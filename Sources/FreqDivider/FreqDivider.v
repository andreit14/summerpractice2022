==> flow/design.v <==
`timescale 1ns/1ps 
module FrequencyDivider(
    input Reset,
    input Clk,
    input[31:0] Din,
    input ConfigDiv,
    input Enable,
    output ClkOutput
);
    reg[31:0] FrequenceDivTarget;
    reg[31:0] CountFreqDiv;
    assign ClkOutput = Enable && (FrequenceDivTarget == 1'b1 ? Clk : CountFreqDiv <= (FrequenceDivTarget >> 1) ? 1'b1: 1'b0);
    always @(posedge Clk, posedge Reset)begin
        if(Reset)begin
            FrequenceDivTarget <= 32'h1;
        end else if (Clk && ConfigDiv && !Enable) begin  
            if(Din > 1'b1)begin
                FrequenceDivTarget <= Din;
            end else begin
                FrequenceDivTarget <= 1'b1;
            end
        end
    end
    always @(posedge Clk, posedge Reset)begin
        if(Reset)begin
            CountFreqDiv <= 32'h1;
        end else if (Clk) begin
            if (Enable) begin
                if (CountFreqDiv == FrequenceDivTarget)begin
                    CountFreqDiv <= 1;
                end else if( CountFreqDiv < FrequenceDivTarget) begin
                    CountFreqDiv <= CountFreqDiv + 1'b1;
                end
            end else if (!Enable) begin
                CountFreqDiv <= 32'h1;
            end
        end
    end
endmodule
# Tool chain data of FrequencyDivider

The steps from the RTL of FrequencyDivider to its reports follow in flow order.
Lines are those of the file above, counted from 1.
Operators: Yosys type, input widths -> output width; for muxes data width and select width s.
Library cell names are shortened.
Not given: --

Design top: FrequencyDivider
Clock: Clk
Cell library: sky130hd
Timing corner: tt_025C_1v80

# Word-level counts

Counts by Yosys on the flattened word-level netlist (proc, flatten, opt, wreduce; memories kept). Register bits leave out memories and registers merged into their read ports (data or address). Print and check cells are left out. Cells with the same type and inputs are merged into one.

Flip-flop bits (word level): 64
Word-level cells: 19

Muxes and demuxes: 6
Equality and inequality tests: 3
Reductions and logical operators: 4
Add/sub/neg operators: 1
$lt $le $gt $ge: 3

Operators with widths:

| operator              | number |
| $mux 32               | 4 |
| $add 32x1->32 const B | 1 |
| $gt 32x1->1 const B   | 1 |
| $eq 32x1->1 const B   | 1 |
| $le 32x31->1          | 1 |
| $lt 32x32->1          | 1 |
| $eq 32x32->1          | 1 |
| $logic_and 1x1->1     | 3 |
| $ne 3x1->1 const B    | 1 |
| $mux 1                | 2 |
| $logic_not 1->1       | 1 |

# Longest topological paths

Depth = most cells in a row (Yosys ltp): at word level without a register or memory, in the mapped netlist without a sequential cell, where the memories' decode and read muxes count.

Depth after elaboration: 4
ABC_AREA: 0
Depth in mapped cells: 10
Mapped depth without buffers: 8

# Mapped cells and area

Yosys stat after the flow's synthesis: flattened, memories mapped to cells. It holds for the ABC_AREA given above (unset counts as 0); a run with the other value may have another netlist.
The area totals of this step are shown rounded.

Cells by type:

| type     | number |
| dfrtp_1  | 62 |
| ha_1     | 64 |
| mux2_2   | 31 |
| a21oi_1  | 42 |
| nand2_1  | 45 |
| nand4_1  | 23 |
| inv_1    | 35 |
| nand3_1  | 26 |
| nor4_1   | 20 |
| or4_1    | 16 |
| and4_1   | 11 |
| o31ai_1  | 12 |
| mux2i_1  | 8 |
| o211ai_1 | 9 |
| and3_1   | 9 |
| nor2_1   | 15 |
| dfstp_2  | 2 |
| nand2b_1 | 8 |

Not listed: further types 31, cells in them 77.

Standard cells after synthesis: 515
Area of sequential cells: 1600 um^2
Buffers: 17
Cell area after synthesis: 4800 um^2
Mapped flip-flops: 64

Lab notebook: FrequencyDivider

Measured results for FrequencyDivider: 2 stored runs of the Yosys and OpenROAD flow on sky130hd. The settings differ; the order carries no meaning. The constraints put input and output delay at 20% of the set period each and load the outputs with 0.01 pF.
"total power after layout" rests on the timing tool's default activity at the inputs, not on a simulated workload.
Results are given in rounded form.

## Flow run A

==> flow/run.sh <==
#!/bin/bash
# the make line also repeats the synthesis and layout settings of config.mk as NAME=value (left out here)
make -C /OpenROAD-flow-scripts/flow DESIGN_CONFIG=/design/flow/config.mk WORK_HOME=/design/flow/orfs CLKGATE_MAP_FILE= finish
==> flow/config.mk <==
export PLATFORM = sky130hd
export DESIGN_NAME = FrequencyDivider
export DESIGN_NICKNAME = FrequencyDivider
export VERILOG_FILES = /design/flow/design.v
export SDC_FILE = /design/flow/constraint.sdc
export NUM_CORES = 4
export LEC_CHECK = 0
export CAP_MARGIN = 20
export CORE_MARGIN = 5
export CORE_UTILIZATION = 37
export GPL_ROUTABILITY_DRIVEN = 1
export PLACE_DENSITY = 0.7
export SETUP_SLACK_MARGIN = -0.11
export SLEW_MARGIN = 20
export TNS_END_PERCENT = 90
==> flow/constraint.sdc <==
create_clock -name core_clock -period 5.51 [get_ports {Clk}]
set_input_delay 1.1020 -clock core_clock [delete_from_list [all_inputs] [get_ports {Clk}]]
set_output_delay 1.1020 -clock core_clock [all_outputs]
set_load 0.01 [all_outputs]

| result of flow run A | value |
|---|---|
| post-layout utilization | 47% |
| post-synthesis cell area | 4800 um^2 |
| area inside the die boundary | 15000 um^2 |
| worst hold slack in the final report | 510 ps |
| total power after layout | 2.4 mW |
| setup slack of the critical path | 110 ps |
| area of the standard cells in the finished layout | 6000 um^2 |
| setup TNS | 0 ps |

## Flow run B

==> flow/run.sh <==
#!/bin/bash
# the make line also repeats the synthesis and layout settings of config.mk as NAME=value (left out here)
make -C /OpenROAD-flow-scripts/flow DESIGN_CONFIG=/design/flow/config.mk WORK_HOME=/design/flow/orfs CLKGATE_MAP_FILE= finish
==> flow/config.mk <==
export PLATFORM = sky130hd
export DESIGN_NAME = FrequencyDivider
export DESIGN_NICKNAME = FrequencyDivider
export VERILOG_FILES = /design/flow/design.v
export SDC_FILE = /design/flow/constraint.sdc
export NUM_CORES = 4
export LEC_CHECK = 0
export ABC_AREA = 1
export CAP_MARGIN = 10
export CORE_ASPECT_RATIO = 0.79
export CORE_MARGIN = 10
export CORE_UTILIZATION = 18
export CTS_CLUSTER_SIZE = 44
export MIN_ROUTING_LAYER = met2
export PLACE_DENSITY_LB_ADDON = 0.1
export SETUP_SLACK_MARGIN = 0.1
export SLEW_MARGIN = 0
==> flow/constraint.sdc <==
create_clock -name core_clock -period 3.38 [get_ports {Clk}]
set_input_delay 0.6760 -clock core_clock [delete_from_list [all_inputs] [get_ports {Clk}]]
set_output_delay 0.6760 -clock core_clock [all_outputs]
set_load 0.01 [all_outputs]

| result of flow run B | value |
|---|---|
| worst hold slack in the final report | 460 ps |
| area of the standard cells in the finished layout | 7200 um^2 |
| area inside the die boundary | 37000 um^2 |
| post-layout utilization | 24% |
| post-synthesis cell area | 5400 um^2 |
| total power after layout | 3.9 mW |
| setup TNS | 0 ps |
| setup slack of the critical path | 210 ps |
